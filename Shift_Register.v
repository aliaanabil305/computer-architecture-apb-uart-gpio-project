==> flow/design.v <==
module Shift_Register(
  output reg Tx_Serial_Output,
  output reg Tx_Complete,
  input wire [31:0] Buffer,
  input clk,
  input rst,
  input Tx_Enable
  );
  reg [6:0] Index_of_bit;
  reg[31:0] Shift_R;
  reg parity;
  initial begin
    Index_of_bit <=7'b0;
    Tx_Complete <= 1'b1;
  end
  always @(posedge clk)
  begin
    if (Tx_Enable == 1)
    begin
      Index_of_bit <= Index_of_bit +1'b1;
      if (Index_of_bit == 0)
        begin
          Tx_Complete <= 0;
          Tx_Serial_Output <= 1'b0;
          Shift_R[31:0] <= Buffer[31:0];
          parity <= ^Buffer;
        end
      else if (Index_of_bit < 33)
        begin
          Tx_Serial_Output <= Shift_R[0];
          Shift_R[31:0] <= Shift_R[31:1];
        end
      else if (Index_of_bit == 33)
        begin
          Tx_Serial_Output <= parity;
        end
      else if (Index_of_bit == 34)
        begin
          Tx_Serial_Output <= 1'b1;
          Tx_Complete <= 1;
          Index_of_bit <= 0;
        end
    end
  end
endmodule
=== Tool chain data of Shift_Register ===
What the tools print for Shift_Register, step after step.
Line numbers count from 1 in the design file above.
The mark - stands for no value.

* Design top: Shift_Register
* Clock: clk
* Standard-cell library: sky130hd
* Corner: tt_025C_1v80

=== Elaborated design ===
Yosys after proc, flatten, opt, wreduce and memory -nomap, before mapping. Memory bits, and registers merged into a memory's read port (data or address), are not among the register bits. Print and check cells are not counted. Equal cells are merged and count once.

* Bits in registers: 42

* Add/sub/neg operators: 1
* Magnitude comparators: 1
* Equality and inequality tests: 4
* Multiplexer cells: 11
* Reductions and logical operators: 9

{| class="wikitable"
|+ Operator list
! cell !! number
|-
| 32-bit 2-to-1 mux || 2
|-
| 32-bit XOR reduction || 1
|-
| 7-bit 2-to-1 mux || 4
|-
| 7-bit by 6-bit == test with 1-bit output with constant B || 2
|-
| 7-bit by 1-bit adder with 7-bit output with constant B || 1
|-
| 7-bit by 6-bit < comparator with 1-bit output with constant B || 1
|-
| 7-bit zero test || 1
|-
| 2-bit AND reduction || 3
|-
| 1-bit 2-to-1 mux || 5
|-
| 2-bit != test with constant B || 2
|-
| 2-bit nonzero test || 2
|-
| 4-bit AND reduction || 1
|-
| 4-bit nonzero test || 1
|}

=== Longest topological paths ===
Yosys ltp: most cells in a row. Word level: on the elaborated netlist, between registers, memories and ports. Mapped: between sequential cells and ports; inverters and the memories' decode and read muxes count.

* Word-level depth: 5
* ABC_AREA: 0
* Mapped depth: 7
* Mapped depth without buffers: 5

=== Mapped cells and area ===
Source: synth_stat.txt of the flow (Yosys; design flattened, memories mapped). It holds for the ABC_AREA given above (unset counts as 0); a run with the other value may have another netlist.
The area totals of this step are shown rounded.

* Cells in the netlist: 148
* Synthesis area: 2,302 um^2
* Sequential area: 1,261 um^2
* Flip-flop cells: 42

{| class="wikitable"
|+ Cell types
! type !! number
|-
| sky130_fd_sc_hd__edfxtp_1 || 42
|-
| sky130_fd_sc_hd__mux2_4 || 25
|-
| sky130_fd_sc_hd__xnor2_1 || 30
|-
| sky130_fd_sc_hd__mux2_2 || 6
|-
| sky130_fd_sc_hd__xor2_1 || 6
|-
| sky130_fd_sc_hd__ha_1 || 4
|-
| sky130_fd_sc_hd__buf_12 || 2
|-
| sky130_fd_sc_hd__nor2_1 || 9
|-
| sky130_fd_sc_hd__buf_6 || 2
|-
| sky130_fd_sc_hd__inv_1 || 5
|-
| sky130_fd_sc_hd__nand3b_1 || 2
|-
| sky130_fd_sc_hd__o31ai_1 || 2
|-
| sky130_fd_sc_hd__nor3b_2 || 1
|-
| sky130_fd_sc_hd__nor4_2 || 1
|-
| sky130_fd_sc_hd__a21oi_1 || 2
|-
| sky130_fd_sc_hd__nand3_1 || 2
|-
| sky130_fd_sc_hd__a21boi_0 || 1
|-
| sky130_fd_sc_hd__nor3b_1 || 1
|}

Not listed: further types 5, cells in them 5.

=== Timing after synthesis ===
OpenSTA on the mapped netlist: ideal clock, no wires. The path of least setup slack (recovery checks aside). Input and output delay are each 20% of the period. Register names are those of the netlist, which keeps one name where synthesis merged equal registers.

* Kind: flip-flop to flip-flop
* Start: reg Index_of_bit[2]
* End: reg Shift_R[0]
* Clock period: 3.1 ns
* Setup time: 0.421 ns
* Data arrival time: 2.176 ns
* Path slack: 0.503 ns
* Path delay: 2.597 ns
* Stages on the path: 4
* Period reached after synthesis: 2.597 ns

"path delay" = arrival - input delay + setup time.
"stages on the path" counts driving pins, that of a launching flip-flop among them; a cell with two outputs on the path counts twice.
"period reached after synthesis" is the clock period less the worst setup slack; recovery checks do not enter. This is arithmetic on one report: input and output delays are still those of the set period (20% each).
The rows between start and end are the longest chain of elaborated cells between them; the timing report does not say that the signal goes this way. Where chains are equally long, one stands for them.
Each line given opens the expression or statement behind the cell; cells for indexed reads and writes are added by Yosys, which also makes memories of some case tables.
Only ways into the end's enable, where the timed path ends, are counted here.

* Cell sequence: sky130_fd_sc_hd__edfxtp_1 -> sky130_fd_sc_hd__nor3_1 -> sky130_fd_sc_hd__a21boi_0 -> sky130_fd_sc_hd__nor2_1
* Cells in the longest elaborated chain: 3
* Elaborated cells on any way between the ends: 4
* Those cells by class: compare (1); reduce/logical (3)

{| class="wikitable"
|+ RTL lines, path after synthesis
! item !! line !! RTL
|-
| from (decl) || 9 || <nowiki>reg [6:0] Index_of_bit;</nowiki>
|-
| from (assign) || 20 || <nowiki>Index_of_bit <= Index_of_bit +1'b1;</nowiki>
|-
| from (assign) || 41 || <nowiki>Index_of_bit <= 0;</nowiki>
|-
| 7-bit by 6-bit < comparator with 1-bit output || 28 || <nowiki>else if (Index_of_bit < 33)</nowiki>
|-
| 2-bit nonzero test || - ||
|-
| 2-bit AND reduction || - ||
|-
| to (assign) || 25 || <nowiki>Shift_R[31:0] <= Buffer[31:0];</nowiki>
|-
| to (assign) || 31 || <nowiki>Shift_R[31:0] <= Shift_R[31:1];</nowiki>
|-
| to (decl) || 10 || <nowiki>reg[31:0] Shift_R;</nowiki>
|}

=== Timing after layout ===
From the final timing report of run A: the path of least setup slack in the routed layout; clock arrival at registers is part of the times.

* Kind: flip-flop to flip-flop
* Start: reg Index_of_bit[2]
* End: reg Tx_Complete
* Clock period: 2.46 ns
* Setup time: 0.29 ns
* Data arrival time: 1.93 ns
* Path slack: 0.54 ns
* Stages on the path: 6

The rows between start and end are the longest chain of elaborated cells between them; the timing report does not say that the signal goes this way. Where chains are equally long, one stands for them.
Only ways into the end's enable, where the timed path ends, are counted here.

* Cell sequence: sky130_fd_sc_hd__edfxtp_1 -> sky130_fd_sc_hd__nor4_2 -> sky130_fd_sc_hd__nand3b_1 -> sky130_fd_sc_hd__nor3b_2 -> sky130_fd_sc_hd__inv_1 -> sky130_fd_sc_hd__a21oi_1
* Cells in the longest elaborated chain: 3
* Elaborated cells on any way between the ends: 8
* Those cells by class: compare (1); eq/ne (4); reduce/logical (3)

{| class="wikitable"
|+ RTL lines, path post-layout
! item !! line !! RTL
|-
| from (decl) || 9 || <nowiki>reg [6:0] Index_of_bit;</nowiki>
|-
| from (assign) || 20 || <nowiki>Index_of_bit <= Index_of_bit +1'b1;</nowiki>
|-
| from (assign) || 41 || <nowiki>Index_of_bit <= 0;</nowiki>
|-
| 7-bit by 6-bit < comparator with 1-bit output || 28 || <nowiki>else if (Index_of_bit < 33)</nowiki>
|-
| 2-bit != test || - ||
|-
| 4-bit AND reduction || - ||
|-
| to (assign) || 23 || <nowiki>Tx_Complete <= 0;</nowiki>
|-
| to (assign) || 40 || <nowiki>Tx_Complete <= 1;</nowiki>
|-
| to (decl) || 3 || <nowiki>output reg Tx_Complete,</nowiki>
|}

==> results <==
Settings and measured results of 2 stored flow runs for module Shift_Register (sky130hd), not sorted in any way. The constraints put input and output delay at 20% of the set period each and load the outputs with 0.01 pF.
"achieved clock period" means the clock period less the worst setup slack. The figure is calculated, with input and output delays left at 20% of the set period.
"worst setup path time" = time allowed to the worst setup path (clock period - input delay - output delay, where it has them) - its slack; a late launch clock adds to it, a late capture clock takes from it.
By "power" is meant OpenSTA's value without simulated activity: inputs other than the clock are taken to toggle once in ten clock periods, and the tool carries that through the logic.
Values from the reports are rounded here.

Run A
==> flow/run.sh <==
#!/bin/bash
# the make line also repeats the synthesis and layout settings of config.mk as NAME=value (left out here)
make -C /OpenROAD-flow-scripts/flow DESIGN_CONFIG=/design/flow/config.mk WORK_HOME=/design/flow/orfs CLKGATE_MAP_FILE= finish
==> flow/config.mk <==
export PLATFORM = sky130hd
export DESIGN_NAME = Shift_Register
export DESIGN_NICKNAME = Shift_Register
export VERILOG_FILES = /design/flow/design.v
export SDC_FILE = /design/flow/constraint.sdc
export NUM_CORES = 4
export LEC_CHECK = 0
export CAP_MARGIN = 20
export CELL_PAD_IN_SITES_DETAIL_PLACEMENT = 0
export CELL_PAD_IN_SITES_GLOBAL_PLACEMENT = 0
export CORE_MARGIN = 2
export CORE_UTILIZATION = 53
export CTS_CLUSTER_SIZE = 83
export GPL_ROUTABILITY_DRIVEN = 0
export PLACE_DENSITY = 0.89
export SETUP_SLACK_MARGIN = 0.38
export SLEW_MARGIN = 20
export TNS_END_PERCENT = 60
==> flow/constraint.sdc <==
create_clock -name core_clock -period 2.46 [get_ports {clk}]
set_input_delay 0.4920 -clock core_clock [delete_from_list [all_inputs] [get_ports {clk}]]
set_output_delay 0.4920 -clock core_clock [all_outputs]
set_load 0.01 [all_outputs]

==> results of run A <==
chip area after synthesis (Yosys): 2,302 um^2
die area: 4,887 um^2
standard-cell area of the final layout: 2,771 um^2
utilization: 67.8 %
worst setup slack after layout: 0.543 ns
total negative slack: 0.000 ns
worst hold slack: 0.553 ns
power: 1,578 uW
achieved clock period: 1.917 ns
worst setup path time: 1.92 ns
worst setup path kind: flip-flop to flip-flop

Run B
==> flow/run.sh <==
#!/bin/bash
# the make line also repeats the synthesis and layout settings of config.mk as NAME=value (left out here)
make -C /OpenROAD-flow-scripts/flow DESIGN_CONFIG=/design/flow/config.mk WORK_HOME=/design/flow/orfs CLKGATE_MAP_FILE= finish
==> flow/config.mk <==
export PLATFORM = sky130hd
export DESIGN_NAME = Shift_Register
export DESIGN_NICKNAME = Shift_Register
export VERILOG_FILES = /design/flow/design.v
export SDC_FILE = /design/flow/constraint.sdc
export NUM_CORES = 4
export LEC_CHECK = 0
export CAP_MARGIN = 20
export CELL_PAD_IN_SITES_DETAIL_PLACEMENT = 0
export CELL_PAD_IN_SITES_GLOBAL_PLACEMENT = 1
export CORE_MARGIN = 2
export CORE_UTILIZATION = 51
export CTS_CLUSTER_DIAMETER = 336
export GPL_TIMING_DRIVEN = 0
export HOLD_SLACK_MARGIN = 0.22
export MAX_ROUTING_LAYER = met5
export MIN_ROUTING_LAYER = met1
export PLACE_DENSITY_LB_ADDON = 0.09
export SLEW_MARGIN = 20
export TNS_END_PERCENT = 5
==> flow/constraint.sdc <==
create_clock -name core_clock -period 1.73 [get_ports {clk}]
set_input_delay 0.3460 -clock core_clock [delete_from_list [all_inputs] [get_ports {clk}]]
set_output_delay 0.3460 -clock core_clock [all_outputs]
set_load 0.01 [all_outputs]

==> results of run B <==
chip area after synthesis (Yosys): 2,302 um^2
die area: 5,067 um^2
standard-cell area of the final layout: 2,943 um^2
utilization: 67.6 %
worst setup slack after layout: -0.060 ns
total negative slack: -1.137 ns
worst hold slack: 0.553 ns
power: 2,410 uW
achieved clock period: 1.790 ns
worst setup path time: 1.79 ns
worst setup path kind: flip-flop to flip-flop
