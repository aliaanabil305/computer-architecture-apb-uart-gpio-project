==> flow/design.v <==
`timescale 1ns/100ps
module APB_GPIO(
input              PCLK            ,  
input              PRST_N          ,  
input       [ 7:0] PSEL            ,  
input              PENABLE         ,  
input              PWRITE          ,  
output  reg        PREADY          ,  
output             PSLVERR         ,  
input       [ 3:0] PSTRB           ,  
input       [31:0] PADDR           ,  
input       [31:0] PWDATA          ,  
output      [31:0] PRDATA          ,  
input       [31:0] GpioIn          ,  
output      [31:0] GpioOut         ,  
output      [31:0] GpioOEn            
);
parameter     GPIO_ADDR     = 8'b00000001 ;
parameter     GPIO_DIR_ADDR = 8'b00000010 ;
reg    [31:0] INREG           ;   
reg    [31:0] OUTREG          ;   
reg    [31:0] DIRREG          ;   
reg    [31:0] GpioInQ1        ;  
reg    [31:0] GpioInQ2        ;
assign PSLVERR  = 1'b0        ;  
always @(posedge PCLK or negedge PRST_N) begin
    if (!PRST_N) begin
        GpioInQ1 <=  32'b0 ;
        GpioInQ2 <=  32'b0 ;
        INREG    <=  32'b0 ;
    end
    else begin
        GpioInQ1 <=  GpioIn   ;
        GpioInQ2 <=  GpioInQ1 ;
        INREG    <=  GpioInQ2 ;
    end
end
always @(posedge PCLK or negedge PRST_N) begin
    if (!PRST_N) begin
        OUTREG <=  32'b0  ;
        DIRREG <=  32'b0  ;
    end
    else begin
        if(PSEL[1] & PWRITE) begin
            case(PADDR[7:0]) 
                GPIO_ADDR      : begin 
                                  if(PENABLE)
                                    begin 
                                       OUTREG[7:0] = PSTRB[0] ? PWDATA[7:0] : OUTREG[7:0];
                                       OUTREG[15:8] = PSTRB[1] ? PWDATA[15:8] : OUTREG[15:8];
                                       OUTREG[23:16] = PSTRB[2] ? PWDATA[23:16] : OUTREG[23:16];
                                       OUTREG[31:24] = PSTRB[3] ? PWDATA[31:24] : OUTREG[31:24]; 
                                    end 
                                  end
                GPIO_DIR_ADDR  : begin 
                                  if(PENABLE)
                                    begin 
                                       DIRREG[7:0] = PSTRB[0] ? PWDATA[7:0] : DIRREG[7:0];
                                       DIRREG[15:8] = PSTRB[1] ? PWDATA[15:8] : DIRREG[15:8];
                                       DIRREG[23:16] = PSTRB[2] ? PWDATA[23:16] : DIRREG[23:16];
                                       DIRREG[31:24] = PSTRB[3] ? PWDATA[31:24] : DIRREG[31:24]; 
                                    end 
                                  end 
            endcase
        end
    end
end
          always @(*)
       begin
         if(!PRST_N)
              PREADY = 0;
          else
	  if(PSEL && !PENABLE && !PWRITE)
	     begin PREADY = 0; end
	  else if(PSEL && PENABLE && !PWRITE)
	     begin  
	     PREADY = 1;               
	       end
          else if(PSEL && !PENABLE && PWRITE)
	     begin  PREADY = 0; end
	  else if(PSEL && PENABLE && PWRITE)
	     begin  
	           PREADY = 1;
	     end
         else PREADY = 0;
    end
assign GpioOEn = DIRREG ;
assign GpioOut = OUTREG ;
assign PRDATA  = INREG ;
endmodule
### From RTL to reports: APB_GPIO

What the tools print for APB_GPIO, step after step.
Line numbers count from 1 in the design file above.
Operators: Yosys type, input widths -> output width; for muxes data width and select width s.
Cell names lack the library's common part.
The mark n/a stands for no value.

| design | value |
|---|---|
| top | APB_GPIO |
| clock | PCLK |
| cell library | sky130hd |
| corner | tt_025C_1v80 |

### Elaborated design

Counts by Yosys on the flattened word-level netlist (proc, flatten, opt, wreduce; memories kept). Register bits leave out memories and registers merged into their read ports (data or address); mux counts leave out enables and synchronous resets folded into registers. Print and check cells are left out. Cells with the same type and inputs are merged into one.

| cells by class | value |
|---|---|
| eq/ne operators | 2 |
| multiplexer cells | 5 |
| bitwise gates (word level) | 1 |
| reduce/logical cells | 16 |

Operator list:

| kind | number |
|---|---|
| $reduce_and 4->1 | 8 |
| $logic_and 8x1->1 | 2 |
| $eq 8x1->1 const B | 1 |
| $eq 8x2->1 const B | 1 |
| $mux 1 | 5 |
| $logic_and 1x1->1 | 4 |
| $logic_not 1->1 | 2 |
| $and 1x1->1 | 1 |

| bit counts | value |
|---|---|
| flip-flop bits (word level) | 160 |
| output and inout port bits | 98 |
| elaborated cells | 35 |

### Depth

Longest topological path by Yosys (ltp), each cell counted once; first at word level (registers and memories cut), then after technology mapping (sequential cells cut; the memories' decode and read muxes count).

| logic depth | value |
|---|---|
| word-level depth | 7 |
| ABC_AREA | 1 |
| depth in mapped cells | 8 |

### Synthesis result

Yosys stat after the flow's synthesis: flattened, memories mapped to cells. It holds for the ABC_AREA given above (unset counts as 0); a run with the other value may have another netlist.

| mapped netlist | value |
|---|---|
| cells in the netlist | 405 |
| cell area after synthesis | 0.0051762 sq mm |
| mapped flip-flops | 160 |
| buffers | 18 |

Cells by type:

| type | number | area in all (sq um) |
|---|---|---|
| dfrtp_1 | 160 | 4003.84 |
| nand2_1 | 135 | 506.736 |
| nand4_1 | 65 | 406.64 |
| buf_6 | 7 | 78.826 |
| nand3_1 | 8 | 40.038 |
| buf_2 | 7 | 35.034 |
| nor2_1 | 7 | 26.275 |
| clkinv_1 | 4 | 15.014 |
| nor2_2 | 2 | 12.512 |
| clkbuf_1 | 3 | 11.261 |
| inv_1 | 3 | 11.261 |
| nor2_4 | 1 | 11.261 |
| buf_4 | 1 | 7.507 |
| and3_1 | 1 | 6.256 |
| conb_1 | 1 | 3.754 |

### Timing after synthesis

OpenSTA on the mapped netlist: ideal clock, no wires. The path of least setup slack (recovery checks aside). Input and output delay are each 20% of the period. Register names are those of the netlist, which keeps one name where synthesis merged equal registers.

| path post-synthesis | value |
|---|---|
| path kind | input -> register |
| from | in PADDR[5] |
| to | reg DIRREG[0] |
| clock period | 2390 ps |
| external input delay | 478 ps |
| launch time at the first pin | 478 ps |
| arrival | 1254 ps |
| required time | 2324 ps |
| path slack | 1070 ps |
| delay of the path | 842 ps |
| stages | 7 |
| period reached after synthesis | 1320 ps |

"delay of the path" = arrival - input delay + setup time.
"stages" counts driving pins, that of a launching flip-flop among them; a cell with two outputs on the path counts twice.
"period reached after synthesis" is the clock period less the worst setup slack; recovery checks do not enter. This is arithmetic on one report: input and output delays are still those of the set period (20% each).
The rows between start and end are the longest chain of elaborated cells between them; the timing report does not say that the signal goes this way. Where chains are equally long, one stands for them.
A line is the first line of the expression or statement that the cell stems from. Yosys adds cells for indexed reads and writes and turns some case tables into memories.

| between the ends, post-synthesis | value |
|---|---|
| path through | nor2_1 -> nand2_1 -> nor2_4 -> buf_6 -> buf_6 -> nand4_1 -> nand2_1 |
| cells in the longest elaborated chain | 2 |
| elaborated cells on any way between the ends | 2 |
| RTL lines with such cells | 1 |

RTL lines, path post-synthesis:

| element | line | RTL |
|---|---|---|
| start: declaration | 11 | `input       [31:0] PADDR           ,` |
| $eq 8x2->1 | 45 | `case(PADDR[7:0])` |
| $reduce_and 4->1 | n/a |  |
| end: assignment | 41 | `DIRREG <=  32'b0  ;` |
| end: assignment | 58 | `DIRREG[7:0] = PSTRB[0] ? PWDATA[7:0] : DIRREG[7:0];` |
| end: declaration | 22 | `reg    [31:0] DIRREG          ;` |

### Timing after layout

Path of least setup slack in the final report of record 1 (OpenROAD, finished layout, wires in). Where an end is a register, its clock arrival counts in the times.
The report prints the path's times to 10 ps; the period is as set.

| path after layout | value |
|---|---|
| path kind | input -> output |
| from | in PSEL[1] |
| to | out PREADY |
| clock period | 2560 ps |
| external input delay | 510 ps |
| output delay | 510 ps |
| launch time at the first pin | 510 ps |
| arrival | 1820 ps |
| required time | 2050 ps |
| path slack | 230 ps |
| stages | 5 |

The rows between start and end are the longest chain of elaborated cells between them; the timing report does not say that the signal goes this way. Where chains are equally long, one stands for them.

| between the ends, after layout | value |
|---|---|
| path through | clkdlybuf4s50_1 -> nor2_1 -> nand4_1 -> and3_1 -> clkdlybuf4s50_1 |
| cells in the longest elaborated chain | 7 |
| elaborated cells on any way between the ends | 11 |

RTL lines, path after layout:

| element | line | RTL |
|---|---|---|
| start: declaration | 5 | `input       [ 7:0] PSEL            ,` |
| $logic_and 8x1->1 | 81 | `else if(PSEL && PENABLE && PWRITE)` |
| $logic_and 1x1->1 | 81 |  |
| $mux 1 | 81 |  |
| $mux 1 | 79 | `else if(PSEL && !PENABLE && PWRITE)` |
| $mux 1 | 75 | `else if(PSEL && PENABLE && !PWRITE)` |
| $mux 1 | 73 | `if(PSEL && !PENABLE && !PWRITE)` |
| $mux 1 | 70 | `if(!PRST_N)` |
| end: declaration | 8 | `output  reg        PREADY          ,` |

Lab notebook: APB_GPIO

Below are 2 stored runs of the flow (Yosys, OpenROAD; platform sky130hd) on APB_GPIO, each with its settings and what was measured, unordered. Constraints: input delay and output delay 20% of the set period each, output load 0.01 pF.
"clock period achieved" is the run's clock period less its worst setup slack. It is reckoned from that one timing run; input and output delays stay at 20% of the period that was set.
"time used up by the worst setup path" = time allowed to the worst setup path (clock period - input delay - output delay, where it has them) - its slack; a late launch clock adds to it, a late capture clock takes from it.
"overall power": no workload was simulated; the value follows from the tool's default switching activity.
"time used up by the worst setup path" is known to 10 ps.
A setting shown as n/a is not set for that run.

| stored run | period_ns | CORE_UTILIZATION | PLACE_DENSITY_LB_ADDON | CORE_MARGIN | TNS_END_PERCENT | ABC_AREA | GPL_TIMING_DRIVEN | CTS_CLUSTER_DIAMETER | SLEW_MARGIN | MAX_ROUTING_LAYER | CAP_MARGIN | SETUP_SLACK_MARGIN | time used up by the worst setup path (ps) | class of the worst setup path | die footprint (sq mm) | total negative slack on setup checks (ps) | final design utilization (%) | overall power (uW) | standard-cell area after routing (sq mm) | worst setup slack after layout (ps) | netlist area reported by Yosys (sq mm) | clock period achieved (ps) |
|---|---|---|---|---|---|---|---|---|---|---|---|---|---|---|---|---|---|---|---|---|---|---|
| record 1 | 2.56 | 48 | 0.02 | 3 | 45 | 1 | 1 | 309 | 20 | met5 | 20 | n/a | 1310 | input -> output | 0.0120659 | 0 | 75.1 | 5683 | 0.0078275 | 229 | 0.0051762 | 2331 |
| record 2 | 1.92 | 40 | n/a | 2 | n/a | n/a | n/a | n/a | 20 | n/a | 20 | 0.05 | 1010 | input -> output | 0.013248 | 0 | 65.1 | 7517 | 0.0078162 | 142 | 0.0049372 | 1778 |
